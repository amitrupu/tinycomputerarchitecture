==> flow/design.v <==
`timescale 100 ns/1 ns
module memory(clk, write, addr, wdata, rdata);
parameter addr_width = 8;
parameter data_width = 8;
input clk;
input write;
input [addr_width-1:0] addr;
input [data_width-1:0] wdata;
output [data_width-1:0] rdata;
reg [data_width-1:0] rdata;
reg [data_width-1:0] mem [0:1<<addr_width-1];
always @(posedge clk)
begin
	if (write)
		mem[addr] <= wdata;
	rdata <= mem[addr];
end
endmodule
[Reports on memory]
What the tools print for memory, step after step.
Lines are those of the file above, counted from 1.
Operators carry their Yosys type and port widths (W data, S select, Z words).
A cell with - has no value.
Inputs
  top module: memory
  clock: clk
  cell library: sky130hd
  library corner: tt_025C_1v80

[After elaboration]
Yosys after proc, flatten, opt, wreduce and memory -nomap, before mapping. Enables and synchronous resets that opt folds into registers are not counted as muxes. Memory bits, and registers merged into a memory's read port (data or address), are not among the register bits. Print and check cells are not counted. Equal cells are merged and count once.
Yosys's memory passes give these memory sizes; they may raise the number of words (mostly to a power of two), join words into wider ones and drop unused or constant bits.
Storage and ports
  memory cells: 1
  latch bits: 0
  word width x clocked read ports: 8
  bits in writable memories: 1032
  bits in read-only memories: 0
  input bits: 18
  flip-flop bits (word level): 0
Operators by class
  multiply operators: 0
  shifts and indexed selects: 0
  divide/modulo/power cells: 0
  equal/unequal tests: 0
  reduce/logical cells: 0
  add/sub/neg operators: 0
  muxes and demuxes: 3
  magnitude comparators: 0
  bitwise logic cells: 0
Memories
  mem: words 129, bits a word 8, rd ports 1, wr ports 1, RTL line 11  | reg [data_width-1:0] mem [0:1<<addr_width-1];
Operators by type and width (count)
  $mux W8: 2
  $mux W1: 1

[Depth]
Depth = most cells in a row (Yosys ltp): at word level without a register or memory, in the mapped netlist without a sequential cell, where the memories' decode and read muxes count.
Logic depth
  depth in word-level cells: 1
  ABC_AREA: 0
  depth in mapped cells: 12
  depth with buffers taken out: 6

[Synthesis result]
Source: synth_stat.txt of the flow (Yosys; design flattened, memories mapped). It holds for the ABC_AREA given above (unset counts as 0); a run with the other value may have another netlist.
Cells by type (count)
  sky130_fd_sc_hd__edfxtp_1: 1032
  sky130_fd_sc_hd__mux4_2: 158
  sky130_fd_sc_hd__mux2i_1: 259
  sky130_fd_sc_hd__a22oi_1: 129
  sky130_fd_sc_hd__nor2_1: 123
  sky130_fd_sc_hd__a21oi_1: 65
  sky130_fd_sc_hd__clkbuf_1: 60
  sky130_fd_sc_hd__buf_4: 27
  sky130_fd_sc_hd__dfxtp_1: 8
  sky130_fd_sc_hd__buf_6: 13
  sky130_fd_sc_hd__o41ai_1: 16
  sky130_fd_sc_hd__nand2_1: 33
  sky130_fd_sc_hd__nor2b_1: 17
  sky130_fd_sc_hd__nor3_1: 13
  sky130_fd_sc_hd__buf_2: 11
  sky130_fd_sc_hd__nand3_1: 10
  sky130_fd_sc_hd__buf_1: 11
  sky130_fd_sc_hd__nand2b_1: 6
Other cell types: 18; their cells: 50.
Mapped netlist
  buffers: 122
  mapped flip-flops: 1040
  sequential part of the area: 31149.9 µm²
  cell area after synthesis: 40581.4 µm²
  cell count: 2041

[Timing after synthesis]
Path of least setup slack by OpenSTA after synthesis, without wires, with an ideal clock, recovery checks aside; 20% of the period is set as input and as output delay. Where synthesis merged equal registers, the netlist keeps one of their names.
Timing after synthesis
  kind: input to register
  start: input addr[2]
  end: memory mem[128][0]
  buffers on the path: 4
  period: 3.86 ns
  stages: 7
  arrival: 2.989 ns
  data required time: 3.465 ns
  path delay: 2.612 ns
  slack: 0.477 ns
  synthesis period reached: 3.383 ns
"path delay" = arrival - input delay + setup time.
"stages": output pins that drive a net of the path, with the launching flip-flop's if there is one; two outputs of one cell count as two.
"synthesis period reached" is the clock period less the worst setup slack; recovery checks do not enter. This is arithmetic on one report: input and output delays are still those of the set period (20% each).
Between the ends stands the longest chain of elaborated cells between them, by number of cells; it is not shown to be the way that was timed. Of several equally long chains one is given.
A line is the first line of the expression or statement that the cell stems from. Yosys adds cells for indexed reads and writes and turns some case tables into memories.
Between the ends, after synthesis
  path through: sky130_fd_sc_hd__clkbuf_1 sky130_fd_sc_hd__buf_2 sky130_fd_sc_hd__buf_2 sky130_fd_sc_hd__clkbuf_1 sky130_fd_sc_hd__nor3_1 sky130_fd_sc_hd__nand2_1 sky130_fd_sc_hd__nor4_1
  cells in the longest elaborated chain: 1
  elaborated cells between the ends (all ways): 1
  source lines of those cells: 1
  those cells by class: mux (1)
RTL lines, path after synthesis
  start: declaration: RTL line 7  | input [addr_width-1:0] addr;
  $mux W8: RTL line 14  | if (write)
  end: declaration: RTL line 11  | reg [data_width-1:0] mem [0:1<<addr_width-1];

[Timing after layout]
From the final timing report of stored run 1: the path of least setup slack in the routed layout; clock arrival at registers is part of the times.
Timing post-layout
  kind: input to register
  start: input addr[7]
  end: memory mem[122][4]
  arrival: 4.11 ns
  stages: 4
  buffers on the path: 1
  period: 5.4 ns
  data required time: 5.67 ns
  slack: 1.57 ns
Between the ends stands the longest chain of elaborated cells between them, by number of cells; it is not shown to be the way that was timed. Of several equally long chains one is given.
Between the ends, post-layout
  path through: sky130_fd_sc_hd__clkdlybuf4s50_1 sky130_fd_sc_hd__nor2b_1 sky130_fd_sc_hd__nand3_1 sky130_fd_sc_hd__nor2_1
  cells in the longest elaborated chain: 1
  elaborated cells between the ends (all ways): 1
  source lines of those cells: 1
  those cells by class: mux (1)
RTL lines, path post-layout
  start: declaration: RTL line 7  | input [addr_width-1:0] addr;
  $mux W8: RTL line 14  | if (write)
  end: declaration: RTL line 11  | reg [data_width-1:0] mem [0:1<<addr_width-1];

Data sheet: physical implementation of memory

Module memory, platform sky130hd: 2 stored runs of the flow (Yosys, OpenROAD) with differing settings, in no particular order. Input and output delays are each 20% of the period that was set; the output load is 0.01 pF.
"achieved clock period" is the run's clock period less its worst setup slack. It is reckoned from that one timing run; input and output delays stay at 20% of the period that was set.
"worst setup path time" = time allowed to the worst setup path (clock period - input delay - output delay, where it has them) - its slack; a late launch clock adds to it, a late capture clock takes from it.
By "power" is meant OpenSTA's value without simulated activity: inputs other than the clock are taken to toggle once in ten clock periods, and the tool carries that through the logic.

Stored run 1
==> flow/run.sh <==
#!/bin/bash
# the make line also repeats the synthesis and layout settings of config.mk as NAME=value (left out here)
make -C /OpenROAD-flow-scripts/flow DESIGN_CONFIG=/design/flow/config.mk WORK_HOME=/design/flow/orfs CLKGATE_MAP_FILE= finish
==> flow/config.mk <==
export PLATFORM = sky130hd
export DESIGN_NAME = memory
export DESIGN_NICKNAME = memory
export VERILOG_FILES = /design/flow/design.v
export SDC_FILE = /design/flow/constraint.sdc
export NUM_CORES = 4
export LEC_CHECK = 0
export CAP_MARGIN = 20
export CORE_MARGIN = 2
export CORE_UTILIZATION = 70
export CTS_CLUSTER_DIAMETER = 90
export MAX_ROUTING_LAYER = met4
export PLACE_DENSITY = 0.8
export SETUP_SLACK_MARGIN = -0.15
export SLEW_MARGIN = 25
export TNS_END_PERCENT = 20
==> flow/constraint.sdc <==
create_clock -name core_clock -period 5.4 [get_ports {clk}]
set_input_delay 1.0800 -clock core_clock [delete_from_list [all_inputs] [get_ports {clk}]]
set_output_delay 1.0800 -clock core_clock [all_outputs]
set_load 0.01 [all_outputs]

==> results of stored run 1 <==
chip area after synthesis (Yosys): 40581.4 µm²
die area: 59914.8 µm²
standard-cell area of the final layout: 44661.6 µm²
utilization: 77.7 %
worst setup slack after layout: 1.566 ns
total negative slack: 0.000 ns
worst hold slack: 0.455 ns
power: 16140 µW
achieved clock period: 3.834 ns
worst setup path time: 2.75 ns
worst setup path kind: input to register

Stored run 2
==> flow/run.sh <==
#!/bin/bash
# the make line also repeats the synthesis and layout settings of config.mk as NAME=value (left out here)
make -C /OpenROAD-flow-scripts/flow DESIGN_CONFIG=/design/flow/config.mk WORK_HOME=/design/flow/orfs CLKGATE_MAP_FILE= finish
==> flow/config.mk <==
export PLATFORM = sky130hd
export DESIGN_NAME = memory
export DESIGN_NICKNAME = memory
export VERILOG_FILES = /design/flow/design.v
export SDC_FILE = /design/flow/constraint.sdc
export NUM_CORES = 4
export LEC_CHECK = 0
export ABC_AREA = 0
export CAP_MARGIN = 20
export CELL_PAD_IN_SITES_GLOBAL_PLACEMENT = 2
export CORE_ASPECT_RATIO = 1.4
export CORE_MARGIN = 7
export CORE_UTILIZATION = 29
export MIN_ROUTING_LAYER = met1
export PLACE_DENSITY_LB_ADDON = 0.3
export SLEW_MARGIN = 20
export TNS_END_PERCENT = 10
==> flow/constraint.sdc <==
create_clock -name core_clock -period 4.81 [get_ports {clk}]
set_input_delay 0.9620 -clock core_clock [delete_from_list [all_inputs] [get_ports {clk}]]
set_output_delay 0.9620 -clock core_clock [all_outputs]
set_load 0.01 [all_outputs]

==> results of stored run 2 <==
chip area after synthesis (Yosys): 40581.4 µm²
die area: 150754.0 µm²
standard-cell area of the final layout: 47384.2 µm²
utilization: 34.1 %
worst setup slack after layout: 1.415 ns
total negative slack: 0.000 ns
worst hold slack: 0.506 ns
power: 19026 µW
achieved clock period: 3.395 ns
worst setup path time: 2.43 ns
worst setup path kind: input to register
